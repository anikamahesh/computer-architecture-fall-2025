==> flow/design.v <==
module cycle #(
    parameter INC_DEC_INTERVAL = 12000,      
    parameter INC_DEC_MAX = 200,             
    parameter PWM_INTERVAL = 1200,           
    parameter INC_DEC_VAL = PWM_INTERVAL / INC_DEC_MAX
)(
    input  logic clk, 
    output logic [$clog2(PWM_INTERVAL) - 1:0] pwm_value,
    output logic [1:0] state
);
    localparam PWM_INC = 1'b0;
    localparam PWM_DEC = 1'b1;
    logic current_state = PWM_INC;
    logic next_state;
    logic [$clog2(INC_DEC_INTERVAL) - 1:0] count = 0;
    logic [$clog2(INC_DEC_MAX) - 1:0] inc_dec_count = 0;
    logic time_to_inc_dec = 1'b0;
    logic time_to_transition = 1'b0;
    initial begin
        pwm_value = 0;
        state = 0;
    end
    always_ff @(posedge clk) begin
        if (time_to_transition) begin
            current_state <= next_state;
            if (state == 2)
                state <= 0;
            else
                state <= state + 1;
        end
    end
    always_comb begin
        case (current_state)
            PWM_INC: next_state = PWM_DEC;
            PWM_DEC: next_state = PWM_INC;
            default: next_state = PWM_INC;
        endcase
    end
    always_ff @(posedge clk) begin
        if (count == INC_DEC_INTERVAL - 1) begin
            count <= 0;
            time_to_inc_dec <= 1'b1;
        end else begin
            count <= count + 1;
            time_to_inc_dec <= 1'b0;
        end
    end
    always_ff @(posedge clk) begin
        if (time_to_inc_dec) begin
            case (current_state)
                PWM_INC: pwm_value <= pwm_value + INC_DEC_VAL;
                PWM_DEC: pwm_value <= pwm_value - INC_DEC_VAL;
            endcase
        end
    end
    always_ff @(posedge clk) begin
        if (time_to_inc_dec) begin
            if (inc_dec_count == INC_DEC_MAX - 1) begin
                inc_dec_count <= 0;
                time_to_transition <= 1'b1;
            end else begin
                inc_dec_count <= inc_dec_count + 1;
                time_to_transition <= 1'b0;
            end
        end else begin
            time_to_transition <= 1'b0;
        end
    end
endmodule
module pwm #(
    parameter PWM_INTERVAL = 1200        
)(
    input logic clk, 
    input logic [$clog2(PWM_INTERVAL) - 1:0] pwm_value, 
    output logic pwm_out
);
    logic [$clog2(PWM_INTERVAL) - 1:0] pwm_count = 0;
    always_ff @(posedge clk) begin
        if (pwm_count == PWM_INTERVAL - 1) begin
            pwm_count <= 0;
        end
        else begin
            pwm_count <= pwm_count + 1;
        end
    end
    assign pwm_out = (pwm_count > pwm_value) ? 1'b0 : 1'b1;
endmodule
module top #(
    parameter PWM_INTERVAL = 1200
)(
    input  logic clk,
    output logic RGB_R,
    output logic RGB_G,
    output logic RGB_B
);
    logic [2:0] RGB;
    assign {RGB_G, RGB_B, RGB_R} = RGB;
    logic [$clog2(PWM_INTERVAL) - 1:0] pwm_value;
    logic pwm_out;
    logic [1:0] state;
    initial RGB = 3'b100;
    cycle #(
        .PWM_INTERVAL(PWM_INTERVAL)
    ) u1 (
        .clk       (clk),
        .pwm_value (pwm_value),
        .state     (state)
    );
    pwm #(
        .PWM_INTERVAL(PWM_INTERVAL)
    ) u2 (
        .clk       (clk),
        .pwm_value (pwm_value),
        .pwm_out   (pwm_out)
    );
    always_ff @(posedge clk) begin
        RGB <= RGB;
        case (state)
            0: RGB[0] <= ~pwm_out;
            1: RGB[1] <= ~pwm_out;
            2: RGB[2] <= ~pwm_out;
        endcase
    end
endmodule
# Step by step through the tools: top
# Tool output for the design above, in the order of the flow.
# Lines are those of the file above, counted from 1.
# A cell with n/a has no value.
# inputs
design	top
clock	clk
library	sky130hd
pvt_corner	tt_025C_1v80

# After elaboration
# Counts by Yosys on the flattened word-level netlist (proc, flatten, opt, wreduce; memories kept). Register bits leave out memories and registers merged into their read ports (data or address). Print and check cells are left out. Cells with the same type and inputs are merged into one.
# word_totals
reg_bits	52
input_bits	1
out_inout_bits	3
word_cells	29
# op_classes
n_addsub	6
cmp	1
eq_ne	5
n_mux	4
logic	1
n_reduce_logical	1
# ops
operator	n
11-bit parallel mux with 2-bit select	1
14-bit by 1-bit adder with 14-bit output with constant B	1
14-bit == test with constant B	1
11-bit by 1-bit adder with 11-bit output with constant B	1
11-bit greater-than comparator	1
11-bit == test with constant B	1
11-bit by 3-bit adder with 11-bit output with constant B	1
11-bit by 3-bit subtractor with 11-bit output with constant B	1
8-bit by 1-bit adder with 8-bit output with constant B	1
8-bit == test with constant B	1
2-bit by 1-bit adder with 2-bit output with constant B	1
2-bit by 1-bit == test with 1-bit output with constant B	1
2-bit == test with constant B	1
2-bit zero test	1
1-bit parallel mux with 2-bit select	1
1-bit 2-to-1 mux	2
1-bit inverter	1

# Depth
# Depth = most cells in a row (Yosys ltp): at word level without a register or memory, in the mapped netlist without a sequential cell, where the memories' decode and read muxes count.
# depth
ltp_word	2
abc_area	0
mapped_depth	6
ltp_nobuf	6

# Mapped cells and area
# Yosys stat after the flow's synthesis: flattened, memories mapped to cells. It holds for the ABC_AREA given above (unset counts as 0); a run with the other value may have another netlist.
# types
cell_type	n	area_total_um2
sky130_fd_sc_hd__edfxtp_1	24	720.691
sky130_fd_sc_hd__dfxtp_1	27	540.518
sky130_fd_sc_hd__ha_1	24	300.288
sky130_fd_sc_hd__xnor2_1	18	157.651
sky130_fd_sc_hd__xor2_1	14	122.618
sky130_fd_sc_hd__nor2_1	26	97.594
sky130_fd_sc_hd__inv_1	20	75.072
sky130_fd_sc_hd__nand3_1	14	70.067
sky130_fd_sc_hd__a21oi_1	12	60.058
sky130_fd_sc_hd__nand4_1	9	56.304
sky130_fd_sc_hd__nand2_1	11	41.29
sky130_fd_sc_hd__a21o_1	5	37.536
sky130_fd_sc_hd__nor2b_1	5	31.28
sky130_fd_sc_hd__nor3_1	6	30.029
sky130_fd_sc_hd__nor4_2	2	25.024
sky130_fd_sc_hd__nor4_4	1	21.27
sky130_fd_sc_hd__fa_1	1	20.019
sky130_fd_sc_hd__o21ai_0	4	20.019
# Other cell types: 17; their cells: 25.
# mapped
mapped_cells	248
mapped_area_mm2	0.002625
seq_area_mm2	0.0012612
ff_cells	51
n_buf	1
# By module: a second synthesis without flattening, with its own total; a netlist apart from the flattened one above.
# hier_totals
hier_cells	256
area_unflattened_mm2	0.0026563
# Rows give one instance, submodules left out.
# modules
mod	n_inst	n_cells	mod_area_mm2
cycle #(PWM_INTERVAL=1200)	1	166	0.0018167
pwm #(PWM_INTERVAL=1200)	1	83	0.0007269
top	1	7	0.0001126

# Worst setup path after synthesis
# Path of least setup slack by OpenSTA after synthesis, without wires, with an ideal clock, recovery checks aside; 20% of the period is set as input and as output delay. Where synthesis merged equal registers, the netlist keeps one of their names.
# synth_path
path_type	reg-to-reg
startpoint	register u1.current_state
endpoint	register u1.pwm_value[9]
tclk_ns	1.99
setup_ns	0.260
launch_ns	0.000
arrival_time_ns	1.658
t_required_ns	1.730
setup_slack_ns	0.072
path_delay_ns	1.918
path_stages	6
period_less_setup_slack_ns	1.918
# "path_delay_ns" is the arrival time less input delay plus setup time.
# "path_stages": output pins that drive a net of the path, with the launching flip-flop's if there is one; two outputs of one cell count as two.
# "period_less_setup_slack_ns" = period - worst setup slack (recovery checks aside). The figure is calculated, with input and output delays left at 20% of the set period.
# The rows between start and end are the longest chain of elaborated cells between them; the timing report does not say that the signal goes this way. Where chains are equally long, one stands for them.
# A line is the first line of the expression or statement that the cell stems from. Yosys adds cells for indexed reads and writes and turns some case tables into memories.
# synth_between
path_cell_list	sky130_fd_sc_hd__edfxtp_1 sky130_fd_sc_hd__ha_1 sky130_fd_sc_hd__a21o_1 sky130_fd_sc_hd__a21o_1 sky130_fd_sc_hd__a221oi_2 sky130_fd_sc_hd__xnor2_1
elab_chain_cells	2
cone_cells	2
classes_between	mux: 1; logic: 1
# synth_lines
item	line	source
start, declared	13	logic current_state = PWM_INC;
start, assigned	25	current_state <= next_state;
1-bit inverter	50	case (current_state)
11-bit parallel mux with 2-bit select	50
end, assigned	51	PWM_INC: pwm_value <= pwm_value + INC_DEC_VAL;
end, assigned	52	PWM_DEC: pwm_value <= pwm_value - INC_DEC_VAL;
end, declared	8	output logic [$clog2(PWM_INTERVAL) - 1:0] pwm_value,

# Worst path after layout
# Path of least setup slack in the final report of stored run 1 (OpenROAD, finished layout, wires in). Where an end is a register, its clock arrival counts in the times.
# layout_path
path_type	reg-to-reg
startpoint	register u1.current_state
endpoint	register u1.pwm_value[10]
tclk_ns	1.92
setup_ns	0.24
launch_ns	0.31
arrival_time_ns	1.89
t_required_ns	1.99
setup_slack_ns	0.11
path_stages	7
# The rows between start and end are the longest chain of elaborated cells between them; the timing report does not say that the signal goes this way. Where chains are equally long, one stands for them.
# layout_between
path_cell_list	sky130_fd_sc_hd__edfxtp_1 sky130_fd_sc_hd__buf_6 sky130_fd_sc_hd__ha_4 sky130_fd_sc_hd__nand3_2 sky130_fd_sc_hd__o211ai_1 sky130_fd_sc_hd__o221ai_1 sky130_fd_sc_hd__xnor2_1
elab_chain_cells	2
cone_cells	2
classes_between	mux: 1; logic: 1
# layout_lines
item	line	source
start, declared	13	logic current_state = PWM_INC;
start, assigned	25	current_state <= next_state;
1-bit inverter	50	case (current_state)
11-bit parallel mux with 2-bit select	50
end, assigned	51	PWM_INC: pwm_value <= pwm_value + INC_DEC_VAL;
end, assigned	52	PWM_DEC: pwm_value <= pwm_value - INC_DEC_VAL;
end, declared	8	output logic [$clog2(PWM_INTERVAL) - 1:0] pwm_value,

# Record of 2 stored runs of the RTL-to-layout flow on top, platform sky130hd. The runs are unordered. Constraints: input delay and output delay 20% of the set period each, output load 0.01 pF.
# "period_reached_ns" means the clock period less the worst setup slack. The figure is calculated, with input and output delays left at 20% of the set period.
# "worst_setup_path_time_ns" means the part of the period allowed to the worst setup path (the constraints hold back 20% at inputs and 20% at outputs) less its slack; where the path has registers, the arrival times of their clocks count too.
# "final_power_w" rests on the timing tool's default activity at the inputs, not on a simulated workload.
# A setting shown as n/a is not set for that run.
stored run	period_ns	CORE_UTILIZATION	SETUP_SLACK_MARGIN	PLACE_DENSITY_LB_ADDON	CORE_ASPECT_RATIO	CELL_PAD_IN_SITES_GLOBAL_PLACEMENT	GPL_ROUTABILITY_DRIVEN	CTS_CLUSTER_SIZE	MIN_ROUTING_LAYER	MAX_ROUTING_LAYER	CAP_MARGIN	CORE_MARGIN	SLEW_MARGIN	HOLD_SLACK_MARGIN	CELL_PAD_IN_SITES_DETAIL_PLACEMENT	GPL_TIMING_DRIVEN	stdcell_area_mm2	die_footprint_mm2	fin_ws_ns	ws_hold_ns	final_power_w	worst_setup_path_time_ns	path_kind	post_route_util_frac	synthArea_mm2	period_reached_ns	final_setup_tns_ns
stored run 1	1.92	48	0.4	0.26	1.15	3	1	64	met1	met5	20	2	20	n/a	n/a	n/a	0.0032368	0.0060779	0.107	0.470	0.002017	1.81	reg-to-reg	0.62	0.002625	1.813	0.000
stored run 2	1.49	56	-0.11	0.1	n/a	1	n/a	n/a	n/a	met4	20	2	30	-0.04	0	0	0.0030855	0.0052512	-0.365	0.479	0.002321	1.86	reg-to-reg	0.694	0.002625	1.855	-3.593
